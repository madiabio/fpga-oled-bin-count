==> flow/design.v <==
module btn_sync_debounce #(
	parameter int unsigned CLK_HZ = 50_000_000,  
	parameter int unsigned DEBOUNCE_MS = 5  
)(
	input  logic clk,         
	input  logic rst_n,       
	input  logic btn_raw,     
	output logic level,       
	output logic rise,        
	output logic fall         
);
	logic btn_meta, btn_sync;
	always_ff @(posedge clk, negedge rst_n) begin
	  if (!rst_n) begin		 
			btn_meta <= 1'b0;
			btn_sync <= 1'b0;
	  end else begin			 
			btn_meta <= btn_raw;
			btn_sync <= btn_meta;
	  end
	end
	localparam int unsigned DEBOUNCE_CYCLES = (CLK_HZ/1000) * DEBOUNCE_MS;
	localparam int W = $clog2(DEBOUNCE_CYCLES);		    
	logic [W-1:0] db_cnt;										 
	logic btn_level;												 
	always_ff @(posedge clk or negedge rst_n) begin
		if (!rst_n) begin  
			db_cnt <= '0;
			btn_level <= 1'b0;
		end else if (btn_sync == btn_level) begin  
			db_cnt <= '0;  
		end else begin  
			if (db_cnt == DEBOUNCE_CYCLES-1) begin  
				btn_level <= btn_sync;  
				db_cnt <= '0;  
			end else begin 
				db_cnt <= db_cnt+1;  
			end
		end
	end
	logic btn_level_d;
	always_ff @(posedge clk or negedge rst_n) begin  
	  if (!rst_n) begin  
			btn_level_d <= 1'b0;
	  end else begin  
			btn_level_d <= btn_level;
	  end
	end
	assign level = btn_level;
	assign rise  =  btn_level & ~btn_level_d;   
	assign fall  = ~btn_level &  btn_level_d;   
endmodule
* Tool chain data of btn_sync_debounce
What the tools print for btn_sync_debounce, step after step.
Line numbers count from 1 in the design file above.
Cell names lack the library's common part.
A cell with - has no value.
- Design top :: btn_sync_debounce
- Clock input :: clk
- Cell library :: sky130hd
- Timing corner :: tt_025C_1v80

* After elaboration
Counts by Yosys on the flattened word-level netlist (proc, flatten, opt, wreduce; memories kept). Register bits leave out memories and registers merged into their read ports (data or address); mux counts leave out enables and synchronous resets folded into registers. Print and check cells are left out. Cells with the same type and inputs are merged into one.
- Word-level cells :: 16
- Input bits :: 3
- Bits in registers :: 22
- Output and inout port bits :: 3
- Bitwise operators :: 5
- Equality and inequality tests :: 2
- Add/subtract/negate cells :: 1
- Reduce/logical cells :: 1
- Muxes and demuxes :: 2
** Operator list (number)
- 18-bit 2-to-1 mux :: 2
- 18-bit by 1-bit adder with 18-bit output (second input constant) :: 1
- 18-bit == test (second input constant) :: 1
- 1-bit NOT :: 3
- 1-bit AND :: 2
- 2-bit AND reduction :: 1
- 1-bit == test :: 1

* Longest topological paths
Longest topological path by Yosys (ltp), each cell counted once; first at word level (registers and memories cut), then after technology mapping (sequential cells cut; the memories' decode and read muxes count).
- Depth in word-level cells :: 3
- ABC_AREA :: 0
- Gate-level depth with buffers :: 5

* After synthesis
Yosys stat after the flow's synthesis: flattened, memories mapped to cells. It holds for the ABC_AREA given above (unset counts as 0); a run with the other value may have another netlist.
Totals and module areas in this step are rounded.
- Buffers :: 2
- Mapped flip-flops :: 22
- Cell area after synthesis :: 0.00107 mm^2
- Cells in the netlist :: 102
** Cell types (number)
- dfrtp_1 :: 22
- xnor2_1 :: 10
- nor2_1 :: 18
- nor4_1 :: 7
- xor2_1 :: 5
- nand4_1 :: 5
- nand3_1 :: 6
- o41ai_4 :: 1
- nand2_1 :: 6
- ha_1 :: 1
- nand4_2 :: 1
- nor2b_1 :: 2
- buf_6 :: 1
- mux2_2 :: 1
- or4_4 :: 1
- nand3_2 :: 1
- nor3_1 :: 2
- o21ai_0 :: 2
Not listed: further types 9, cells in them 10.

* Worst setup path after synthesis
Source: OpenSTA report_checks on the synthesized netlist (no wires, ideal clock, input and output delay 20% of the period each), path of least setup slack; recovery checks are left aside. Register names are those of the netlist, which keeps one name where synthesis merged equal registers.
- Path type :: register to register
- From :: register db_cnt[0]
- To :: register db_cnt[10]
- Data arrival time :: 1.693 ns
- Driving pins on the path :: 6
- Time at the first pin :: 0.000 ns
- Delay of the path :: 1.812 ns
- Path slack :: 0.688 ns
- Clock period :: 2.5 ns
- Data required time :: 2.381 ns
- Synthesis period reached :: 1.812 ns
"delay of the path" is the arrival time less input delay plus setup time.
"driving pins on the path" counts driving pins, that of a launching flip-flop among them; a cell with two outputs on the path counts twice.
"synthesis period reached" is the clock period less the worst setup slack; recovery checks do not enter. This is arithmetic on one report: input and output delays are still those of the set period (20% each).
Between the ends stands the longest chain of elaborated cells between them, by number of cells; it is not shown to be the way that was timed. Of several equally long chains one is given.
A line is the first line of the expression or statement that the cell stems from. Yosys adds cells for indexed reads and writes and turns some case tables into memories.
At most two assigning lines are given for a register; there are more.
- Cells stage by stage :: dfrtp_1 -> ha_1 -> nand4_1 -> o41ai_4 -> buf_6 -> nor2_1
- Length of the longest elaborated chain :: 3
- Elaborated cells between the ends (all ways) :: 4
- Those cells by class :: add/sub (1); eq/ne (1); mux (2)
** RTL lines, path post-synthesis
- start, declared :: RTL line 24 : logic [W-1:0] db_cnt;
- start, assigned :: RTL line 28 : db_cnt <= '0;
- start, assigned :: RTL line 37 : db_cnt <= db_cnt+1;
- 18-bit by 1-bit adder with 18-bit output :: RTL line 37
- 18-bit 2-to-1 mux :: RTL line 33 : if (db_cnt == DEBOUNCE_CYCLES-1) begin
- 18-bit 2-to-1 mux :: RTL line 30 : end else if (btn_sync == btn_level) begin
- end, assigned :: RTL line 31 : db_cnt <= '0;
- end, assigned :: RTL line 37
- end, declared :: RTL line 24

* Path in the finished layout
From the final timing report of flow run A: the path of least setup slack in the routed layout; clock arrival at registers is part of the times.
- Path type :: register to register
- From :: register db_cnt[11]
- To :: register db_cnt[9]
- Data required time :: 2.07 ns
- Path slack :: 0.12 ns
- Time at the first pin :: 0.32 ns
- Data arrival time :: 1.94 ns
- Driving pins on the path :: 5
- Clock period :: 1.85 ns
Between the ends stands the longest chain of elaborated cells between them, by number of cells; it is not shown to be the way that was timed. Of several equally long chains one is given.
At most two assigning lines are given for a register; there are more.
- Cells stage by stage :: dfrtp_1 -> or4_4 -> o41ai_4 -> buf_6 -> nor2_1
- Length of the longest elaborated chain :: 3
- Elaborated cells between the ends (all ways) :: 3
- Those cells by class :: eq/ne (1); mux (2)
** RTL lines, path after layout
- start, declared :: RTL line 24 : logic [W-1:0] db_cnt;
- start, assigned :: RTL line 28 : db_cnt <= '0;
- start, assigned :: RTL line 37 : db_cnt <= db_cnt+1;
- 18-bit == test :: RTL line 33 : if (db_cnt == DEBOUNCE_CYCLES-1) begin
- 18-bit 2-to-1 mux :: RTL line 33
- 18-bit 2-to-1 mux :: RTL line 30 : end else if (btn_sync == btn_level) begin
- end, assigned :: RTL line 31 : db_cnt <= '0;
- end, assigned :: RTL line 37
- end, declared :: RTL line 24

==> results <==
Settings and measured results of 2 stored flow runs for module btn_sync_debounce (sky130hd), not sorted in any way. The constraints put input and output delay at 20% of the set period each and load the outputs with 0.01 pF.
By "period achieved" is meant the clock period of the run minus its worst setup slack. This is arithmetic on one report: input and output delays are still those of the set period (20% each).
"critical path time" is the time allowed to the run's worst setup path (the clock period less input and output delay, where it has them) less its slack. Clock arrival times count: a late capture clock shortens it, a late launch clock lengthens it.
"total power after layout" rests on the timing tool's default activity at the inputs, not on a simulated workload.
Values from the reports are rounded here.

** Flow run A
- Settings :: period_ns=1.85; SETUP_SLACK_MARGIN=0.16; CAP_MARGIN=20; CORE_MARGIN=2; CORE_UTILIZATION=40; SLEW_MARGIN=20
- Setup total negative slack :: 0.000 ns
- Worst setup slack after layout :: 0.121 ns
- Area of the die :: 0.0031 mm^2
- Yosys chip area after synthesis :: 0.00107 mm^2
- Period achieved :: 1.729 ns
- Total power after layout :: 0.917 mW
- Utilization :: 55.7 %
- Critical path time :: 1.73 ns
- Kind of the worst setup path :: register to register

** Flow run B
- Settings :: period_ns=1.58; CORE_UTILIZATION=45; PLACE_DENSITY_LB_ADDON=0.16; CORE_MARGIN=8; CELL_PAD_IN_SITES_DETAIL_PLACEMENT=0; TNS_END_PERCENT=100; ABC_AREA=1; CAP_MARGIN=0; SLEW_MARGIN=20
- Setup total negative slack :: 0.000 ns
- Worst setup slack after layout :: 0.142 ns
- Area of the die :: 0.0044 mm^2
- Yosys chip area after synthesis :: 0.00114 mm^2
- Period achieved :: 1.438 ns
- Total power after layout :: 0.873 mW
- Utilization :: 52.5 %
- Critical path time :: 1.12 ns
- Kind of the worst setup path :: register to output
